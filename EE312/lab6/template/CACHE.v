==> flow/design.v <==
module CACHE(
  input wire RSTn,
  input wire CLK,
  input wire [11:0] M_ALUout,
  input wire M_MEM_WEN,
  input wire [3:0] M_MEM_BE,
  input M_DataStoreSelect,
  input wire [31:0] M_StoreData,
  input wire [31:0] D_MEM_DI,
  output reg [11:0] D_MEM_ADDR,
  output reg D_MEM_WEN,
  output reg [3:0] D_MEM_BE,
  output reg [31:0] D_MEM_DOUT,
  output reg [31:0] CACHE_OUT,
  output reg STALL
  );
reg [127:0] cache [31:0];
reg [2:0] tag_table [31:0];
reg validbit_table [31:0];
reg MISS;
reg [31:0] tempOut;
reg [127:0] tempRead;
reg [31:0] tempChange;
reg [127:0] tempStore;
reg [11:0] DataAddr;
reg [2:0] MissCounter;
reg [2:0] WriteCounter;
wire [1:0] word_index = M_ALUout[3:2];
wire [4:0] block_index = M_ALUout[8:4];
wire [2:0] tag = M_ALUout[11:9];
always @(negedge CLK) begin
  if(~M_DataStoreSelect) begin
    if(tag_table[block_index] == tag && validbit_table[block_index] && ~STALL && ~MISS) begin
      tempOut = cache[block_index] >> (6'd32 * (2'd3 - word_index));
      STALL = 1'd1;  
    end
    else if(STALL && ~MISS) begin
      STALL = 1'd0;
      CACHE_OUT = tempOut;
    end
    else if(~STALL && ~MISS) begin
      MISS = 1'd1;  
      STALL = 1'd1;
      DataAddr = {tag, block_index, 2'b00, M_ALUout[1:0]};
      tempRead = 128'd0;
    end
    else begin
      MissCounter = MissCounter + 3'd1;
      D_MEM_ADDR <= DataAddr;
      DataAddr <= DataAddr + 12'd4;
    end
  end
  else if(~M_MEM_WEN) begin
    if(WriteCounter == 3'd5) begin
      STALL = 1'd0;
      WriteCounter = 3'd0;
      D_MEM_WEN = 1'd1;
    end
    else if(WriteCounter == 3'd0) begin
      STALL = 1'd1;
      if(tag_table[block_index] == tag && validbit_table[block_index]) begin
        if(word_index == 2'd3) begin
          tempChange = cache[block_index][31:0];
          if(M_MEM_BE[0]) tempChange[7:0] = M_StoreData[7:0];
          if(M_MEM_BE[1]) tempChange[15:8] = M_StoreData[15:8];
          if(M_MEM_BE[2]) tempChange[23:16] = M_StoreData[23:16];
          if(M_MEM_BE[3]) tempChange[31:24] = M_StoreData[31:24];
          cache[block_index][31:0] = tempChange;
        end
        else if(word_index == 2'd2) begin
          tempChange = cache[block_index][63:32];
          if(M_MEM_BE[0]) tempChange[7:0] = M_StoreData[7:0];
          if(M_MEM_BE[1]) tempChange[15:8] = M_StoreData[15:8];
          if(M_MEM_BE[2]) tempChange[23:16] = M_StoreData[23:16];
          if(M_MEM_BE[3]) tempChange[31:24] = M_StoreData[31:24];
          cache[block_index][63:32] = tempChange;
        end
        else if(word_index == 2'd1) begin
          tempChange = cache[block_index][95:64];
          if(M_MEM_BE[0]) tempChange[7:0] = M_StoreData[7:0];
          if(M_MEM_BE[1]) tempChange[15:8] = M_StoreData[15:8];
          if(M_MEM_BE[2]) tempChange[23:16] = M_StoreData[23:16];
          if(M_MEM_BE[3]) tempChange[31:24] = M_StoreData[31:24];
          cache[block_index][95:64] = tempChange;
        end
        else begin
          tempChange = cache[block_index][127:96];
          if(M_MEM_BE[0]) tempChange[7:0] = M_StoreData[7:0];
          if(M_MEM_BE[1]) tempChange[15:8] = M_StoreData[15:8];
          if(M_MEM_BE[2]) tempChange[23:16] = M_StoreData[23:16];
          if(M_MEM_BE[3]) tempChange[31:24] = M_StoreData[31:24];
          cache[block_index][127:96] = tempChange;
        end
      end
      D_MEM_WEN = 1'd0;
      D_MEM_ADDR = M_ALUout;
      D_MEM_BE = M_MEM_BE;
      D_MEM_DOUT = M_StoreData;
      WriteCounter = WriteCounter + 3'd1;
    end
    else WriteCounter = WriteCounter + 3'd1;
  end
end
always @(posedge CLK) begin
  if(MissCounter > 3'd0) begin
    if(MissCounter == 3'd6) begin
      MISS = 1'd0;
      MissCounter = 3'd0;
      tempOut = cache[block_index] >> (6'd32 * (2'd3 - word_index));
    end
    else if(MissCounter == 3'd5) begin
      cache[block_index] = tempRead;
      tag_table[block_index] = tag;
      validbit_table[block_index] = 1'd1;
    end
    else begin
      tempRead = tempRead << 6'd32;
      tempRead = tempRead | D_MEM_DI;
    end
  end
end
always @(*) begin
  if(~RSTn) begin
    cache[0] <= 128'd0; cache[16] <= 128'd0;
    cache[1] <= 128'd0; cache[17] <= 128'd0;
    cache[2] <= 128'd0; cache[18] <= 128'd0;
    cache[3] <= 128'd0; cache[19] <= 128'd0;
    cache[4] <= 128'd0; cache[20] <= 128'd0;
    cache[5] <= 128'd0; cache[21] <= 128'd0;
    cache[6] <= 128'd0; cache[22] <= 128'd0;
    cache[7] <= 128'd0; cache[23] <= 128'd0;
    cache[8] <= 128'd0; cache[24] <= 128'd0;
    cache[9] <= 128'd0; cache[25] <= 128'd0;
    cache[10] <= 128'd0; cache[26] <= 128'd0;
    cache[11] <= 128'd0; cache[27] <= 128'd0;
    cache[12] <= 128'd0; cache[28] <= 128'd0;
    cache[13] <= 128'd0; cache[29] <= 128'd0;
    cache[14] <= 128'd0; cache[30] <= 128'd0;
    cache[15] <= 128'd0; cache[31] <= 128'd0;
    validbit_table[0] <= 1'd0; validbit_table[16] <= 1'd0;
    validbit_table[1] <= 1'd0; validbit_table[17] <= 1'd0;
    validbit_table[2] <= 1'd0; validbit_table[18] <= 1'd0;
    validbit_table[3] <= 1'd0; validbit_table[19] <= 1'd0;
    validbit_table[4] <= 1'd0; validbit_table[20] <= 1'd0;
    validbit_table[5] <= 1'd0; validbit_table[21] <= 1'd0;
    validbit_table[6] <= 1'd0; validbit_table[22] <= 1'd0;
    validbit_table[7] <= 1'd0; validbit_table[23] <= 1'd0;
    validbit_table[8] <= 1'd0; validbit_table[24] <= 1'd0;
    validbit_table[9] <= 1'd0; validbit_table[25] <= 1'd0;
    validbit_table[10] <= 1'd0; validbit_table[26] <= 1'd0;
    validbit_table[11] <= 1'd0; validbit_table[27] <= 1'd0;
    validbit_table[12] <= 1'd0; validbit_table[28] <= 1'd0;
    validbit_table[13] <= 1'd0; validbit_table[29] <= 1'd0;
    validbit_table[14] <= 1'd0; validbit_table[30] <= 1'd0;
    validbit_table[15] <= 1'd0; validbit_table[31] <= 1'd0;
    tag_table[0] <= 3'd0; tag_table[16] <= 3'd0;
    tag_table[1] <= 3'd0; tag_table[17] <= 3'd0;
    tag_table[2] <= 3'd0; tag_table[18] <= 3'd0;
    tag_table[3] <= 3'd0; tag_table[19] <= 3'd0;
    tag_table[4] <= 3'd0; tag_table[20] <= 3'd0;
    tag_table[6] <= 3'd0; tag_table[22] <= 3'd0;
    tag_table[5] <= 3'd0; tag_table[21] <= 3'd0;
    tag_table[7] <= 3'd0; tag_table[23] <= 3'd0;
    tag_table[8] <= 3'd0; tag_table[24] <= 3'd0;
    tag_table[9] <= 3'd0; tag_table[25] <= 3'd0;
    tag_table[10] <= 3'd0; tag_table[26] <= 3'd0;
    tag_table[11] <= 3'd0; tag_table[27] <= 3'd0;
    tag_table[12] <= 3'd0; tag_table[28] <= 3'd0;
    tag_table[13] <= 3'd0; tag_table[29] <= 3'd0;
    tag_table[14] <= 3'd0; tag_table[30] <= 3'd0;
    tag_table[15] <= 3'd0; tag_table[31] <= 3'd0;
    WriteCounter <= 3'd0;
    MissCounter <= 3'd0;
    MISS <= 1'd0;
    STALL <= 1'd0;
    D_MEM_WEN = 1'd1;
  end
end
endmodule
---- Reports on CACHE ----
What the tools print for CACHE, step after step.
Line numbers count from 1 in the design file above.
Operators carry their Yosys type and port widths (W data, S select, Z words).
Library cell names are shortened.
The mark -- stands for no value.
set-up
  top module .............................. CACHE
  clock ................................... CLK
  standard-cell library ................... sky130hd
  timing corner ........................... tt_025C_1v80

---- Word level ----
Source: Yosys, flattened and elaborated. Widths are those after wreduce. Registers that Yosys merges into a memory's read port (data or address) are not register bits. Print and check cells do not count. Equal cells are merged and count once.
operators by class
  bitwise logic cells ..................... 1
  equal/unequal tests ..................... 34
  multiplexer cells ....................... 6
  reductions and logical operators ........ 5
operators by type and width
  operator              number
  $eq A5 B5 Y1 const B  16
  $eq A5 B4 Y1 const B  8
  $reduce_or A32 Y1     1
  $mux W12              2
  $eq A5 B3 Y1 const B  4
  $eq A5 B2 Y1 const B  2
  $mux W3               2
  $eq A5 B1 Y1 const B  1
  $logic_not A5 Y1      1
  $ne A2 B2 Y1 const B  2
  $eq A3 B3 Y1          1
  $reduce_and A3 Y1     1
  $reduce_and A2 Y1     1
  $mux W1               2
  $logic_and A1 B1 Y1   1
  $not A1 Y1            1
word-level totals
  bits in registers ....................... 48
  input port bits ......................... 84

---- Longest topological paths ----
Yosys ltp: most cells in a row. Word level: on the elaborated netlist, between registers, memories and ports. Mapped: between sequential cells and ports; inverters and the memories' decode and read muxes count.
logic depth
  depth in word-level cells ............... 8
  ABC_AREA ................................ 0
  mapped depth ............................ 1

---- Netlist ----
Source: synth_stat.txt of the flow (Yosys; design flattened, memories mapped). It holds for the ABC_AREA given above (unset counts as 0); a run with the other value may have another netlist.
The area totals of this step are shown rounded.
synthesis totals
  standard cells after synthesis .......... 86
  mapped flip-flops ....................... 48
  cell area after synthesis ............... 1700 um^2
cells by type
  cell      number
  edfxtp_1  48
  buf_4     34
  nor2b_4   1
  conb_1    2
  inv_1     1

FLOW RESULTS
============

Measured results for CACHE: 2 stored runs of the Yosys and OpenROAD flow on sky130hd. The settings differ; the order carries no meaning. The constraints put input and output delay at 20% of the set period each and load the outputs with 0.01 pF.
"total power of the final layout" is the tool's figure for a default switching activity; nothing was simulated.
Measured values are rounded.

======== flow run 1 ========
==> flow/run.sh <==
#!/bin/bash
# the make line also repeats the synthesis and layout settings of config.mk as NAME=value (left out here)
make -C /OpenROAD-flow-scripts/flow DESIGN_CONFIG=/design/flow/config.mk WORK_HOME=/design/flow/orfs CLKGATE_MAP_FILE= finish
==> flow/config.mk <==
export PLATFORM = sky130hd
export DESIGN_NAME = CACHE
export DESIGN_NICKNAME = CACHE
export VERILOG_FILES = /design/flow/design.v
export SDC_FILE = /design/flow/constraint.sdc
export NUM_CORES = 4
export LEC_CHECK = 0
export CAP_MARGIN = 5
export CORE_MARGIN = 2
export CORE_UTILIZATION = 29
export CTS_CLUSTER_DIAMETER = 319
export GPL_ROUTABILITY_DRIVEN = 1
export MIN_ROUTING_LAYER = met2
export SLEW_MARGIN = 20
export TNS_END_PERCENT = 85
==> flow/constraint.sdc <==
create_clock -name core_clock -period 4.22 [get_ports {CLK}]
set_input_delay 0.8440 -clock core_clock [delete_from_list [all_inputs] [get_ports {CLK}]]
set_output_delay 0.8440 -clock core_clock [all_outputs]
set_load 0.01 [all_outputs]

-------- measured, flow run 1 --------
  worst-case hold slack ................... 3100 ps
  setup slack of the worst path ........... 47 ps
  die area ................................ 6600 um^2
  post-synthesis cell area ................ 1700 um^2
  standard-cell area of the final layout .. 3000 um^2
  utilization ............................. 0.52
  total power of the final layout ......... 0.0012 W
  final setup TNS ......................... 0 ps

======== flow run 2 ========
==> flow/run.sh <==
#!/bin/bash
# the make line also repeats the synthesis and layout settings of config.mk as NAME=value (left out here)
make -C /OpenROAD-flow-scripts/flow DESIGN_CONFIG=/design/flow/config.mk WORK_HOME=/design/flow/orfs CLKGATE_MAP_FILE= finish
==> flow/config.mk <==
export PLATFORM = sky130hd
export DESIGN_NAME = CACHE
export DESIGN_NICKNAME = CACHE
export VERILOG_FILES = /design/flow/design.v
export SDC_FILE = /design/flow/constraint.sdc
export NUM_CORES = 4
export LEC_CHECK = 0
export CAP_MARGIN = 5
export CELL_PAD_IN_SITES_DETAIL_PLACEMENT = 1
export CORE_MARGIN = 5
export CORE_UTILIZATION = 38
export CTS_CLUSTER_DIAMETER = 302
export CTS_CLUSTER_SIZE = 61
export MAX_ROUTING_LAYER = met4
export MIN_ROUTING_LAYER = met1
export PLACE_DENSITY_LB_ADDON = 0.17
export SLEW_MARGIN = 20
==> flow/constraint.sdc <==
create_clock -name core_clock -period 2.65 [get_ports {CLK}]
set_input_delay 0.5300 -clock core_clock [delete_from_list [all_inputs] [get_ports {CLK}]]
set_output_delay 0.5300 -clock core_clock [all_outputs]
set_load 0.01 [all_outputs]

-------- measured, flow run 2 --------
  worst-case hold slack ................... 2000 ps
  setup slack of the worst path ........... -130 ps
  die area ................................ 6000 um^2
  post-synthesis cell area ................ 1700 um^2
  standard-cell area of the final layout .. 2900 um^2
  utilization ............................. 0.66
  total power of the final layout ......... 0.0021 W
  final setup TNS ......................... -3800 ps
